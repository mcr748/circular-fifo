==> flow/design.v <==
module CircularFifo(
  input        clock,
  input        reset,
  input        io_enq_write,
  output       io_enq_full,
  input  [7:0] io_enq_din,
  input        io_enq_dinValid,
  input        io_deq_read,
  output       io_deq_empty,
  output [7:0] io_deq_dout,
  output       io_deq_doutValid
);
  reg [1:0] readPointer;  
  wire [2:0] _nextValue_T_1 = 3'h4 - 3'h1;  
  wire [2:0] _GEN_46 = {{1'd0}, readPointer};  
  wire [1:0] _nextValue_T_4 = readPointer + 2'h1;  
  wire [1:0] nextReadPointer = _GEN_46 == _nextValue_T_1 ? 2'h0 : _nextValue_T_4;  
  reg [1:0] stateReg;  
  wire  _T = stateReg == 2'h0;  
  wire  _GEN_25 = stateReg == 2'h2 & io_deq_read;  
  wire  _GEN_34 = stateReg == 2'h1 ? io_deq_read : _GEN_25;  
  wire  readIncr = stateReg == 2'h0 ? 1'h0 : _GEN_34;  
  reg [1:0] writePointer;  
  wire [2:0] _GEN_47 = {{1'd0}, writePointer};  
  wire [1:0] _nextValue_T_9 = writePointer + 2'h1;  
  wire [1:0] nextWritePointer = _GEN_47 == _nextValue_T_1 ? 2'h0 : _nextValue_T_9;  
  wire  _T_1 = io_enq_write & io_enq_dinValid;  
  wire  _GEN_33 = stateReg == 2'h1 & _T_1;  
  wire  writeIncr = stateReg == 2'h0 ? _T_1 : _GEN_33;  
  reg [7:0] storage_0;  
  reg [7:0] storage_1;  
  reg [7:0] storage_2;  
  reg [7:0] storage_3;  
  wire [7:0] _GEN_0 = 2'h0 == writePointer ? io_enq_din : storage_0;  
  wire [7:0] _GEN_1 = 2'h1 == writePointer ? io_enq_din : storage_1;  
  wire [7:0] _GEN_2 = 2'h2 == writePointer ? io_enq_din : storage_2;  
  wire [7:0] _GEN_3 = 2'h3 == writePointer ? io_enq_din : storage_3;  
  wire [7:0] _GEN_5 = io_enq_write & io_enq_dinValid ? _GEN_0 : storage_0;  
  wire [7:0] _GEN_6 = io_enq_write & io_enq_dinValid ? _GEN_1 : storage_1;  
  wire [7:0] _GEN_7 = io_enq_write & io_enq_dinValid ? _GEN_2 : storage_2;  
  wire [7:0] _GEN_8 = io_enq_write & io_enq_dinValid ? _GEN_3 : storage_3;  
  wire [1:0] _GEN_10 = readPointer == nextWritePointer ? 2'h2 : stateReg;  
  wire [1:0] _GEN_15 = _T_1 ? _GEN_10 : stateReg;  
  wire [1:0] _GEN_21 = nextReadPointer == writePointer ? 2'h0 : _GEN_15;  
  wire [1:0] _GEN_24 = io_deq_read ? 2'h1 : stateReg;  
  wire [7:0] _GEN_43 = 2'h1 == readPointer ? storage_1 : storage_0;  
  wire [7:0] _GEN_44 = 2'h2 == readPointer ? storage_2 : _GEN_43;  
  assign io_enq_full = stateReg == 2'h2;  
  assign io_deq_empty = stateReg == 2'h0;  
  assign io_deq_dout = 2'h3 == readPointer ? storage_3 : _GEN_44;  
  assign io_deq_doutValid = _T ? 1'h0 : 1'h1;  
  always @(posedge clock) begin
    if (reset) begin  
      readPointer <= 2'h0;  
    end else if (readIncr) begin  
      if (_GEN_46 == _nextValue_T_1) begin  
        readPointer <= 2'h0;
      end else begin
        readPointer <= _nextValue_T_4;
      end
    end
    if (reset) begin  
      stateReg <= 2'h0;  
    end else if (stateReg == 2'h0) begin  
      if (io_enq_write & io_enq_dinValid) begin  
        stateReg <= 2'h1;  
      end
    end else if (stateReg == 2'h1) begin  
      if (io_deq_read) begin  
        stateReg <= _GEN_21;
      end else begin
        stateReg <= _GEN_15;
      end
    end else if (stateReg == 2'h2) begin  
      stateReg <= _GEN_24;
    end
    if (reset) begin  
      writePointer <= 2'h0;  
    end else if (writeIncr) begin  
      if (_GEN_47 == _nextValue_T_1) begin  
        writePointer <= 2'h0;
      end else begin
        writePointer <= _nextValue_T_9;
      end
    end
    if (stateReg == 2'h0) begin  
      storage_0 <= _GEN_5;
    end else if (stateReg == 2'h1) begin  
      storage_0 <= _GEN_5;
    end
    if (stateReg == 2'h0) begin  
      storage_1 <= _GEN_6;
    end else if (stateReg == 2'h1) begin  
      storage_1 <= _GEN_6;
    end
    if (stateReg == 2'h0) begin  
      storage_2 <= _GEN_7;
    end else if (stateReg == 2'h1) begin  
      storage_2 <= _GEN_7;
    end
    if (stateReg == 2'h0) begin  
      storage_3 <= _GEN_8;
    end else if (stateReg == 2'h1) begin  
      storage_3 <= _GEN_8;
    end
  end
endmodule
======== Reports on CircularFifo ========
The steps from the RTL of CircularFifo to its reports follow in flow order.
Line numbers count from 1 in the design file above.
Operators carry their Yosys type and port widths (W data, S select, Z words).
Library cell names are shortened.
A cell with n/a has no value.
design
  top ..................................... CircularFifo
  clock ................................... clock
  cell library ............................ sky130hd
  timing corner ........................... tt_025C_1v80

======== Elaborated design ========
Counts by Yosys on the flattened word-level netlist (proc, flatten, opt, wreduce; memories kept). Register bits leave out memories and registers merged into their read ports (data or address). Print and check cells are left out.
storage and ports
  cells after elaboration ................. 65
  output and inout port bits .............. 11
  register bits ........................... 38
operators by class
  $add $sub $neg .......................... 2
  multiplexer cells ....................... 34
  reductions and logical operators ........ 6
  eq/ne operators ......................... 13
  bitwise logic cells ..................... 3
operators with widths
  kind                   number
  $mux W8                19
  $mux W2                11
  $eq A2 B2 Y1 const A   4
  $eq A2 B2 Y1 const B   3
  $reduce_bool A3 Y1     2
  $eq A1 B2 Y1 const A   2
  $add A2 B1 Y2 const B  2
  $eq A2 B2 Y1           2
  $logic_not A2 Y1       2
  $mux W1                4
  $and A1 B1 Y1          3
  $reduce_and A3 Y1      1
  $eq A2 B1 Y1 const B   1
  $ne A2 B2 Y1 const B   1
  $reduce_bool A2 Y1     1

======== Logic depth ========
Depth = most cells in a row (Yosys ltp): at word level without a register or memory, in the mapped netlist without a sequential cell, where the memories' decode and read muxes count.
depth
  depth in word-level cells ............... 9
  ABC_AREA ................................ 0
  depth in mapped cells ................... 6
  gate-level depth less buffers ........... 5

======== Mapped cells and area ========
Yosys stat after the flow's synthesis: flattened, memories mapped to cells. It holds for the ABC_AREA given above (unset counts as 0); a run with the other value may have another netlist.
The area totals of this step are shown rounded.
synthesis totals
  mapped cells ............................ 124
  sequential area ......................... 1,100 sq um
  cell area after synthesis ............... 1,700 sq um
  buffers ................................. 4
  mapped flip-flops ....................... 39
cells by type
  cell      number  area in all (sq um)
  edfxtp_1  32      960.922
  dfxtp_1   7       140.134
  mux2_2    8       90.086
  mux2i_1   9       90.086
  ha_1      7       87.584
  o21ai_1   9       45.043
  nand2_1   11      41.29
  and2_1    4       25.024
  inv_1     6       22.522
  a21oi_1   4       20.019
  o41ai_2   1       16.266
  xor2_2    1       16.266
  a21o_1    2       15.014
  or3_1     2       12.512
  nor2_1    3       11.261
  a221o_1   1       10.01
  and4b_1   1       10.01
  buf_2     2       10.01
Other cell types: 12; their cells: 14.

======== Path before layout ========
Path of least setup slack by OpenSTA after synthesis, without wires, with an ideal clock, recovery checks aside; 20% of the period is set as input and as output delay. Where synthesis merged equal registers, the netlist keeps one of their names.
path post-synthesis
  kind .................................... reg2out
  start point ............................. reg readPointer[0]
  end point ............................... out io_deq_dout[0]
  delay of the path ....................... 1.324 ns
  data required time ...................... 1.800 ns
  driving pins on the path ................ 6
  period .................................. 2.25 ns
  arrival ................................. 1.324 ns
  slack ................................... 0.476 ns
  buffers on the path ..................... 1
  synthesis period reached ................ 1.774 ns
"delay of the path" is the arrival time less input delay plus setup time.
At an output port there is no setup time.
"driving pins on the path" counts driving pins, that of a launching flip-flop among them; a cell with two outputs on the path counts twice.
"synthesis period reached" is the clock period less the worst setup slack; recovery checks do not enter. This is arithmetic on one report: input and output delays are still those of the set period (20% each).
Between the ends stands the longest chain of elaborated cells between them, by number of cells; it is not shown to be the way that was timed. Of several equally long chains one is given.
A line is the first line of the expression or statement that the cell stems from. Yosys adds cells for indexed reads and writes and turns some case tables into memories.
At most two assigning lines are given for a register; there are more.
on the way, post-synthesis
  cells stage by stage .................... dfxtp_1 > ha_1 > buf_2 > mux2i_1 > o21ai_1 > mux2_2
  length of the longest elaborated chain .. 4
  elaborated cells between the ends (all ways) .. 6
ends and longest elaborated chain, post-synthesis
  item             RTL line  source
  start, declared  13        reg [1:0] readPointer;
  start, assigned  54        readPointer <= 2'h0;
  start, assigned  59        readPointer <= _nextValue_T_4;
  $eq A1 B2 Y1     46        wire [7:0] _GEN_43 = 2'h1 == readPointer ? storage_1 : storage_0;
  $mux W8          46
  $mux W8          47        wire [7:0] _GEN_44 = 2'h2 == readPointer ? storage_2 : _GEN_43;
  $mux W8          50        assign io_deq_dout = 2'h3 == readPointer ? storage_3 : _GEN_44;
  end, declared    10        output [7:0] io_deq_dout,

======== Worst path after layout ========
Path of least setup slack in the final report of flow run A (OpenROAD, finished layout, wires in). Where an end is a register, its clock arrival counts in the times.
path post-layout
  kind .................................... reg2out
  start point ............................. reg readPointer[0]
  end point ............................... out io_deq_dout[3]
  slack ................................... 0.14 ns
  arrival ................................. 1.67 ns
  buffers on the path ..................... 1
  data required time ...................... 1.81 ns
  driving pins on the path ................ 6
  period .................................. 2.26 ns
Between the ends stands the longest chain of elaborated cells between them, by number of cells; it is not shown to be the way that was timed. Of several equally long chains one is given.
At most two assigning lines are given for a register; there are more.
on the way, post-layout
  cells stage by stage .................... dfxtp_4 > ha_4 > mux2i_1 > o21ai_1 > mux2_2 > clkdlybuf4s15_1
  length of the longest elaborated chain .. 4
  elaborated cells between the ends (all ways) .. 6
ends and longest elaborated chain, post-layout
  item             RTL line  source
  start, declared  13        reg [1:0] readPointer;
  start, assigned  54        readPointer <= 2'h0;
  start, assigned  59        readPointer <= _nextValue_T_4;
  $eq A1 B2 Y1     46        wire [7:0] _GEN_43 = 2'h1 == readPointer ? storage_1 : storage_0;
  $mux W8          46
  $mux W8          47        wire [7:0] _GEN_44 = 2'h2 == readPointer ? storage_2 : _GEN_43;
  $mux W8          50        assign io_deq_dout = 2'h3 == readPointer ? storage_3 : _GEN_44;
  end, declared    10        output [7:0] io_deq_dout,

CircularFifo through Yosys and OpenROAD on sky130hd: 2 stored runs, unordered, with their settings and measured results. The constraints put input and output delay at 20% of the set period each and load the outputs with 0.01 pF.
"achieved period": clock period set for the run, less the worst setup slack. It is reckoned from that one timing run; input and output delays stay at 20% of the period that was set.
By "power consumption" is meant OpenSTA's value without simulated activity: inputs other than the clock are taken to toggle once in ten clock periods, and the tool carries that through the logic.
Values from the reports are rounded here.

---- flow run A ----
settings
  period_ns = 2.26
  CORE_UTILIZATION = 37
  SETUP_SLACK_MARGIN = 0.06
  PLACE_DENSITY_LB_ADDON = 0.04
  CELL_PAD_IN_SITES_GLOBAL_PLACEMENT = 0
  TNS_END_PERCENT = 25
  GPL_ROUTABILITY_DRIVEN = 1
  CAP_MARGIN = 20
  CORE_MARGIN = 2
  SLEW_MARGIN = 20
results
  synthesized cell area ................... 1,700 sq um
  die outline area ........................ 5,200 sq um
  post-layout utilization ................. 0.5
  lowest setup slack ...................... 0.14 ns
  smallest hold slack ..................... 0.52 ns
  power consumption ....................... 1,400 µW
  achieved period ......................... 2.120 ns

---- flow run B ----
settings
  period_ns = 1.91
  CAP_MARGIN = 20
  CORE_MARGIN = 2
  CORE_UTILIZATION = 40
  SLEW_MARGIN = 20
results
  synthesized cell area ................... 1,700 sq um
  die outline area ........................ 4,800 sq um
  post-layout utilization ................. 0.57
  lowest setup slack ...................... -0.092 ns
  smallest hold slack ..................... 0.51 ns
  power consumption ....................... 1,700 µW
  achieved period ......................... 2.002 ns
